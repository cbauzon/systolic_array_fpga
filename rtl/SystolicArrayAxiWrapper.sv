==> flow/design.v <==
module ArrayController(
    input logic i_clk,
    input logic i_rst_n,
    input logic s_axis_valid,
    output logic s_axis_ready,
    input logic m_axis_ready,
    output logic m_axis_valid,
    input logic buff_is_empty, buff_is_full,
    output logic buff_rst_n,
    output logic buff_rd, buff_wr,
    input logic arr_C_valid,
    output logic arr_rst_n
);
typedef enum {WAIT, FILL, PROCESS, OUT} states;
states PS, NS;
always_ff @(posedge i_clk) begin
    if (!i_rst_n) begin
        PS <= WAIT;
    end
    else begin
        PS <= NS;
    end
end
always_comb begin
    m_axis_valid = 0;
    buff_rst_n = 1;
    buff_rd = 0;
    buff_wr = 0;
    arr_rst_n = 1;
    case (PS)
        WAIT: begin
            buff_rst_n = 0;
            arr_rst_n = 0;
            if (s_axis_valid && !buff_is_full) begin
                buff_wr = 1;
                buff_rst_n = 1;
                NS = FILL;
            end
            else NS = WAIT;
        end
        FILL: begin
            if (!buff_is_full && s_axis_valid) begin
                buff_wr = 1;
                NS = FILL;
            end
            else if (buff_is_full) begin
                arr_rst_n = 0;
                buff_wr = 0;
                NS = PROCESS;
            end
            else begin
                buff_wr = 0;
                NS = FILL;
            end
        end
        PROCESS: begin
            if (!arr_C_valid && !buff_is_empty) begin
                buff_rd = 1;
                NS = PROCESS;
            end
            else if (!arr_C_valid) begin
            	buff_rd = 0;
				NS = PROCESS;
            end
            else begin
            	buff_rd = 0;
                NS = OUT;
            end        
        end
        OUT: begin
            m_axis_valid = 1;
            buff_rd = 0;
            if (!m_axis_ready) begin
                NS = OUT;
            end
            else begin
				buff_rst_n = 0;
                NS = WAIT;
            end
        end
        default: NS = WAIT;
    endcase
end
assign s_axis_ready = !buff_is_full;    
endmodule
module InputBuffer #(DATA_WIDTH=24, ADDR_WIDTH=2)(
    input logic i_clk, i_rst_n,
    input logic i_rd, i_wr,
    input logic [DATA_WIDTH-1:0] i_wr_data,
    output logic [DATA_WIDTH-1:0] o_data,
    output logic o_is_empty,
    output logic o_is_full
);
logic [DATA_WIDTH-1:0] mem[(2**ADDR_WIDTH)-1:0];
logic [ADDR_WIDTH-1:0]rd_pntr, wr_pntr;
logic [ADDR_WIDTH-1:0] next_wr;
integer i;
always_ff @(posedge i_clk) begin
    if (!i_rst_n) begin
        for (i=0; i<(2**ADDR_WIDTH); ++i) begin
            mem[i] <= 0;
        end
        rd_pntr <= 0;
        wr_pntr <= 0;
    end
    else begin 
        if (i_rd && !o_is_empty) begin
            rd_pntr <= rd_pntr + 1;
        end
        if (i_wr && !o_is_full) begin
            mem[wr_pntr] <= i_wr_data;
            wr_pntr <= wr_pntr + 1;
        end
    end
end
assign o_data = mem[rd_pntr];
assign o_is_empty = (rd_pntr == wr_pntr);
assign next_wr = wr_pntr+1;
assign o_is_full = (next_wr == rd_pntr);
endmodule
`timescale 1ns / 1ps
module MAC(
input i_clk,
input i_rst_n,
input logic signed [7:0] i_a,
input logic signed [7:0] i_b,
output logic [7:0] o_x,
output logic [7:0] o_y,
output logic signed [15:0] o_out,
output logic [3:0] o_transaction_cnt
);
logic [7:0] x_d;
logic [7:0] y_d;
logic [15:0] out_d;
always_comb begin
    x_d = i_a;
    y_d = i_b;
end
always_comb begin
    out_d = i_a*i_b + o_out;
end
always @(posedge i_clk) begin
    if (!i_rst_n) begin
        o_transaction_cnt <= 0;
        o_x <= 0;
        o_y <= 0;
        o_out <= 0;
    end else begin
        o_x <= x_d;
        o_y <= y_d;
        o_out <= out_d;
        if (o_transaction_cnt != 7) begin
            o_transaction_cnt <= o_transaction_cnt + 1;
        end
    end
end
endmodule
`timescale 1ns / 1ps
module SystolicArray(
input logic i_clk,
input logic i_rst_n,
input logic [23:0] i_A,
input logic [23:0] i_B,
output logic [143:0] o_C,
output logic o_C_valid
);
logic [3:0] transaction_cnt;
assign o_C_valid = (transaction_cnt == 7) ? 1 : 0;
logic [7:0] A11;
logic [7:0] A21;
logic [7:0] A31;
logic [7:0] B11;
logic [7:0] B12;
logic [7:0] B13;
always_comb begin
    A11 = i_A[7:0];
    A21 = i_A[15:8];
    A31 = i_A[23:16]; 
    B11 = i_B[7:0];
    B12 = i_B[15:8];
    B13 = i_B[23:16]; 
end
logic [7:0] a11_12, a12_13,
            a21_22, a22_23,
            a31_32, a32_33,
            b11_21, b21_31,
            b12_22, b22_32,
            b13_23, b23_33;
logic [7:0] a21_buffer;
logic [7:0] a31_buffer1, a31_buffer2;
logic [7:0] b12_buffer;
logic [7:0] b13_buffer1, b13_buffer2;
always_ff @(posedge i_clk) begin
    if (!i_rst_n) begin
        a21_buffer <= 0;
        a31_buffer1 <= 0;
        a31_buffer2 <= 0;
        b12_buffer <= 0;
        b13_buffer1 <= 0;
        b13_buffer2 <= 0;
    end else begin
        a21_buffer <= A21;
        a31_buffer1 <= A31;
        a31_buffer2 <= a31_buffer1;
        b12_buffer <= B12;
        b13_buffer1 <= B13;
        b13_buffer2 <= b13_buffer1;
    end
end
MAC mac11 (i_clk, i_rst_n, A11, B11, a11_12, b11_21, o_C[15:0], transaction_cnt);
MAC mac12 (i_clk, i_rst_n, a11_12, b12_buffer, a12_13, b12_22, o_C[31:16]);
MAC mac13 (i_clk, i_rst_n, a12_13, b13_buffer2, , b13_23, o_C[47:32]);
MAC mac21 (i_clk, i_rst_n, a21_buffer, b11_21, a21_22, b21_31, o_C[63:48]);
MAC mac22 (i_clk, i_rst_n, a21_22, b12_22, a22_23, b22_32, o_C[79:64]);
MAC mac23 (i_clk, i_rst_n, a22_23, b13_23, , b23_33, o_C[95:80]);
MAC mac31 (i_clk, i_rst_n, a31_buffer2, b21_31, a31_32, , o_C[111:96]);
MAC mac32 (i_clk, i_rst_n, a31_32, b22_32, a32_33, , o_C[127:112]);
MAC mac33 (i_clk, i_rst_n, a32_33, b23_33, , , o_C[143:128]);
endmodule
module SystolicArrayAxiWrapper(
    input axi_clk,
    input axi_rst_n,
    input s_axis_valid,
    input [47:0] s_axis_data,
    output s_axis_ready,
    output m_axis_valid,
    output [143:0] m_axis_data,
    input m_axis_ready
);
parameter DATA_WIDTH=24, ADDR_WIDTH=2;
logic buff_rst_n;
logic buff_rd, buff_wr;  
logic [DATA_WIDTH-1:0] buff_wr_data_a, o_data_a;
logic o_is_empty_a, o_is_full_a;
assign buff_wr_data_a = s_axis_data[23:0];
InputBuffer #(DATA_WIDTH, ADDR_WIDTH) A_Buffer (
    axi_clk, 
    buff_rst_n,
    buff_rd, 
    buff_wr, 
    buff_wr_data_a, 
    o_data_a, 
    o_is_empty_a, 
    o_is_full_a
);
logic [DATA_WIDTH-1:0] buff_wr_data_b, o_data_b;
logic o_is_empty_b, o_is_full_b;
assign buff_wr_data_b = s_axis_data[47:24];
InputBuffer #(DATA_WIDTH, ADDR_WIDTH) B_Buffer (
    axi_clk, 
    buff_rst_n,
    buff_rd, 
    buff_wr, 
    buff_wr_data_b, 
    o_data_b, 
    o_is_empty_b, 
    o_is_full_b
);
logic arr_rst_n;
logic arr_C_valid;
SystolicArray Array(
    .i_clk (axi_clk),
    .i_rst_n (arr_rst_n),
    .i_A (o_data_a),
    .i_B (o_data_b),
    .o_C (m_axis_data),
    .o_C_valid (arr_C_valid)
);
logic buff_is_empty, buff_is_full;
assign buff_is_empty = o_is_empty_a || o_is_empty_b;
assign buff_is_full = o_is_full_a || o_is_full_b;
ArrayController Controller(
    .i_clk (axi_clk),
    .i_rst_n (axi_rst_n),
    .s_axis_valid (s_axis_valid),
    .s_axis_ready (s_axis_ready),
    .m_axis_ready (m_axis_ready),
    .m_axis_valid (m_axis_valid),
    .buff_is_empty (buff_is_empty), 
    .buff_is_full (buff_is_full),
    .buff_rst_n (buff_rst_n),
    .buff_rd (buff_rd), 
    .buff_wr (buff_wr),
    .arr_C_valid (arr_C_valid),
    .arr_rst_n (arr_rst_n)
);
endmodule
Reports on SystolicArrayAxiWrapper --
The steps from the RTL of SystolicArrayAxiWrapper to its reports follow in flow order. Lines are those of the file above, counted from 1. The mark -- stands for no value.
Design: design top SystolicArrayAxiWrapper, clock port axi_clk, cell library sky130hd, corner tt_025C_1v80

Elaborated design --
Source: Yosys, flattened and elaborated, memories not mapped. Widths are those after wreduce. Print and check cells do not count. Memory sizes are those after Yosys's memory passes, which may raise the word count (mostly to a power of two), join words into wider ones and drop unused or constant bits.
Cells by class: $add $sub $neg 14, $mul 9, mux-type cells 41, equal/unequal tests 9, reduce/logical cells 19
Operators with widths (count):
- 8-bit by 8-bit multiplier with 16-bit output | 9
- 16-bit adder | 9
- 24-bit 2-to-1 mux | 6
- 32-bit parallel mux with 4-bit select | 1
- 32-bit by 2-bit == test with 1-bit output with constant B | 2
- 32-bit 2-to-1 mux | 2
- 24-bit OR reduction | 2
- 32-bit by 1-bit == test with 1-bit output with constant B | 1
- 32-bit zero test | 1
- 2-bit 2-to-1 mux | 12
- 1-bit 2-to-1 mux | 18
- 2-bit by 1-bit adder with 2-bit output with constant B | 4
- 2-bit == test | 4
- 1-bit zero test | 7
- 1-bit logical AND | 6
- 4-bit by 1-bit adder with 4-bit output with constant B | 1
- 4-bit by 3-bit == test with 1-bit output with constant B | 1
- 4-bit by 3-bit inequality test with 1-bit output with constant B | 1
- 1-bit parallel mux with 2-bit select | 2
- 1-bit logical OR | 2
- 2-bit OR reduction | 1
Word-level totals: input bits 52, memory bits (writable) 192, cells after elaboration 127, output and inout port bits 146, bits in registers 332, memory cells 2
Memory list:
- A_Buffer.mem | words 4, width 24, RTL line 94 | logic [DATA_WIDTH-1:0] mem[(2**ADDR_WIDTH)-1:0];
- B_Buffer.mem | words 4, width 24, RTL line 94

Longest topological paths --
Longest topological path by Yosys (ltp), each cell counted once; first at word level (registers and memories cut), then after technology mapping (sequential cells cut; the memories' decode and read muxes count).
Depth: word-level depth 12, ABC_AREA 0, gate-level depth with buffers 23, mapped depth without buffers 20

Synthesis result --
The flow's flattened synthesis, as Yosys stat reports it; memories are mapped. The netlist is that of the ABC_AREA named above (0 if unset); the other value can give another one.
Mapped netlist: standard cells after synthesis 3965, synthesis area 43112.6 µm², buffers 80, area of sequential cells 11931.4 µm², mapped flip-flops 500
Cell types:
- sky130_fd_sc_hd__fa_1 | count 639, total area 1.28E+04 µm²
- sky130_fd_sc_hd__dfxtp_1 | count 308, total area 6.17E+03 µm²
- sky130_fd_sc_hd__edfxtp_1 | count 192, total area 5765.53 µm²
- sky130_fd_sc_hd__and2_1 | count 683, total area 4.27E+03 µm²
- sky130_fd_sc_hd__ha_1 | count 334, total area 4.18E+03 µm²
- sky130_fd_sc_hd__inv_1 | count 735, total area 2.76E+03 µm²
- sky130_fd_sc_hd__xnor2_1 | count 139, total area 1.22E+03 µm²
- sky130_fd_sc_hd__mux4_2 | count 47, total area 1.06E+03 µm²
- sky130_fd_sc_hd__nand2_1 | count 240, total area 900.864 µm²
- sky130_fd_sc_hd__nor2_1 | count 137, total area 514.243 µm²
- sky130_fd_sc_hd__a21oi_1 | count 79, total area 395.379 µm²
- sky130_fd_sc_hd__buf_6 | count 27, total area 304.042 µm²
- sky130_fd_sc_hd__xor2_1 | count 33, total area 289.027 µm²
- sky130_fd_sc_hd__a21o_1 | count 37, total area 277.766 µm²
- sky130_fd_sc_hd__o21ai_0 | count 45, total area 225.216 µm²
- sky130_fd_sc_hd__o21a_1 | count 27, total area 202.694 µm²
- sky130_fd_sc_hd__nand2b_1 | count 26, total area 162.656 µm²
- sky130_fd_sc_hd__nor3_1 | count 32, total area 160.154 µm²
Other cell types: 46; their cells: 205. The figures by module come from a second, unflattened synthesis with its own total; it is not the netlist above.
Second synthesis, totals: cell total of the unflattened synthesis 4209, area (unflattened synthesis) 46089.2 µm²
Each row is one instance without its submodules.
Modules:
- MAC | times used 9, area 3908.7 µm², cells 385, sequential area 720.7 µm²
- InputBuffer | times used 2, area 4684.5 µm², cells 309, sequential area 3002.9 µm²
- SystolicArray | times used 1, area 1341.3 µm², cells 102, sequential area 960.9 µm²
- ArrayController | times used 1, area 187.7 µm², cells 22, sequential area 80.1 µm²
- SystolicArrayAxiWrapper | times used 1, area 12.5 µm², cells 2, sequential area 0.0 µm²

Worst setup path after synthesis --
OpenSTA on the mapped netlist: ideal clock, no wires. The path of least setup slack (recovery checks aside). Input and output delay are each 20% of the period. Register names are those of the netlist, which keeps one name where synthesis merged equal registers.
Path after synthesis: path type reg2reg, from register (no name shown), to register Array.mac11.o_out[15], required time 8653 ps, driving pins on the path 23, path buffers 3, period 8770 ps, arrival 5251 ps, setup time 117 ps, time at the first pin 0 ps, setup slack 3402 ps, path delay 5368 ps, synthesis period reached 5368 ps
"path delay" = arrival - input delay + setup time. "driving pins on the path" counts driving pins, that of a launching flip-flop among them; a cell with two outputs on the path counts twice. "synthesis period reached" = period - worst setup slack (recovery checks aside). The figure is calculated, with input and output delays left at 20% of the set period.
On the way, after synthesis: cells stage by stage sky130_fd_sc_hd__dfxtp_1 sky130_fd_sc_hd__buf_2 sky130_fd_sc_hd__buf_2 sky130_fd_sc_hd__mux4_2 sky130_fd_sc_hd__nand2_1 sky130_fd_sc_hd__inv_1 sky130_fd_sc_hd__fa_1 sky130_fd_sc_hd__inv_1 sky130_fd_sc_hd__fa_1 sky130_fd_sc_hd__inv_1 sky130_fd_sc_hd__fa_1 sky130_fd_sc_hd__inv_1 sky130_fd_sc_hd__fa_1 sky130_fd_sc_hd__inv_1 sky130_fd_sc_hd__ha_1 sky130_fd_sc_hd__ha_1 sky130_fd_sc_hd__clkbuf_1 sky130_fd_sc_hd__a21o_1 sky130_fd_sc_hd__a21oi_1 sky130_fd_sc_hd__nor2b_1 sky130_fd_sc_hd__a211oi_1 sky130_fd_sc_hd__xnor2_1 sky130_fd_sc_hd__nor2_1
RTL lines, path after synthesis:
- end: assignment | RTL line 147 | o_out <= 0;
- end: assignment | RTL line 151 | o_out <= out_d;
- end: declaration | RTL line 129 | output logic signed [15:0] o_out,
No chain of elaborated cells between the ends is given.

Worst path after layout --
From the final timing report of run A: the path of least setup slack in the routed layout; clock arrival at registers is part of the times. The path's times are printed in steps of 10 ps; the period is the one set.
Path after layout: path type reg2reg, from register (no name shown), to register Array.mac11.o_out[15], setup slack 2180 ps, path buffers 0, time at the first pin 660 ps, setup time 60 ps, required time 9140 ps, driving pins on the path 16, arrival 6960 ps, period 8480 ps
On the way, after layout: cells stage by stage sky130_fd_sc_hd__dfxtp_2 sky130_fd_sc_hd__mux4_2 sky130_fd_sc_hd__and2_1 sky130_fd_sc_hd__fa_1 sky130_fd_sc_hd__inv_1 sky130_fd_sc_hd__fa_1 sky130_fd_sc_hd__fa_1 sky130_fd_sc_hd__inv_1 sky130_fd_sc_hd__fa_1 sky130_fd_sc_hd__ha_1 sky130_fd_sc_hd__ha_1 sky130_fd_sc_hd__a2111oi_0 sky130_fd_sc_hd__o21ai_0 sky130_fd_sc_hd__a211oi_1 sky130_fd_sc_hd__xnor2_1 sky130_fd_sc_hd__nor2_1
RTL lines, path after layout:
- end: assignment | RTL line 147 | o_out <= 0;
- end: assignment | RTL line 151 | o_out <= out_d;
- end: declaration | RTL line 129 | output logic signed [15:0] o_out,
No chain of elaborated cells between the ends is given.

Wiki page: SystolicArrayAxiWrapper / flow data

Top module SystolicArrayAxiWrapper; platform sky130hd; tools Yosys and OpenROAD; 2 stored runs in no particular order. Input and output delays are each 20% of the period that was set; the output load is 0.01 pF.
"period achieved" is the run's clock period less its worst setup slack. It is reckoned from that one timing run; input and output delays stay at 20% of the period that was set.
By "worst setup path time" is meant the share of the clock period that the worst setup path is allowed (20% is reserved at inputs, 20% at outputs), minus its slack. Clock arrival times at its registers enter into it.
"total power of the final layout" is the tool's figure for a default switching activity; nothing was simulated.
"worst setup path time" is given in steps of 10 ps.

[run A] flow files
==> flow/run.sh <==
#!/bin/bash
# the make line also repeats the synthesis and layout settings of config.mk as NAME=value (left out here)
make -C /OpenROAD-flow-scripts/flow DESIGN_CONFIG=/design/flow/config.mk WORK_HOME=/design/flow/orfs CLKGATE_MAP_FILE= finish
==> flow/config.mk <==
export PLATFORM = sky130hd
export DESIGN_NAME = SystolicArrayAxiWrapper
export DESIGN_NICKNAME = SystolicArrayAxiWrapper
export VERILOG_FILES = /design/flow/design.v
export SDC_FILE = /design/flow/constraint.sdc
export NUM_CORES = 4
export LEC_CHECK = 0
export ABC_AREA = 0
export CAP_MARGIN = 15
export CORE_MARGIN = 2
export CORE_UTILIZATION = 18
export CTS_CLUSTER_DIAMETER = 353
export CTS_CLUSTER_SIZE = 81
export HOLD_SLACK_MARGIN = -0.02
export PLACE_DENSITY_LB_ADDON = 0.11
export SLEW_MARGIN = 20
==> flow/constraint.sdc <==
create_clock -name core_clock -period 8.48 [get_ports {axi_clk}]
set_input_delay 1.6960 -clock core_clock [delete_from_list [all_inputs] [get_ports {axi_clk}]]
set_output_delay 1.6960 -clock core_clock [all_outputs]
set_load 0.01 [all_outputs]

[run A] result: worst setup slack after layout 2176 ps; setup TNS 0 ps; synthesis area 43112.6 µm²; worst setup path time 6300 ps; critical path type reg2reg; worst-case hold slack 454 ps; total power of the final layout 9.467 mW; utilization after layout 20.6%; area inside the die boundary 243444.0 µm²; period achieved 6304 ps; standard-cell area of the final layout 49112.1 µm²

[run B] flow files
==> flow/run.sh <==
#!/bin/bash
# the make line also repeats the synthesis and layout settings of config.mk as NAME=value (left out here)
make -C /OpenROAD-flow-scripts/flow DESIGN_CONFIG=/design/flow/config.mk WORK_HOME=/design/flow/orfs CLKGATE_MAP_FILE= finish
==> flow/config.mk <==
export PLATFORM = sky130hd
export DESIGN_NAME = SystolicArrayAxiWrapper
export DESIGN_NICKNAME = SystolicArrayAxiWrapper
export VERILOG_FILES = /design/flow/design.v
export SDC_FILE = /design/flow/constraint.sdc
export NUM_CORES = 4
export LEC_CHECK = 0
export CAP_MARGIN = 20
export CORE_MARGIN = 2
export CORE_UTILIZATION = 41
export CTS_CLUSTER_SIZE = 38
export GPL_ROUTABILITY_DRIVEN = 1
export MAX_ROUTING_LAYER = met5
export PLACE_DENSITY = 0.81
export SLEW_MARGIN = 20
==> flow/constraint.sdc <==
create_clock -name core_clock -period 3.74 [get_ports {axi_clk}]
set_input_delay 0.7480 -clock core_clock [delete_from_list [all_inputs] [get_ports {axi_clk}]]
set_output_delay 0.7480 -clock core_clock [all_outputs]
set_load 0.01 [all_outputs]

[run B] result: worst setup slack after layout -1241 ps; setup TNS -50034 ps; synthesis area 43112.6 µm²; worst setup path time 4980 ps; critical path type reg2reg; worst-case hold slack 426 ps; total power of the final layout 30.797 mW; utilization after layout 55.5%; area inside the die boundary 107761.0 µm²; period achieved 4981 ps; standard-cell area of the final layout 57677.8 µm²
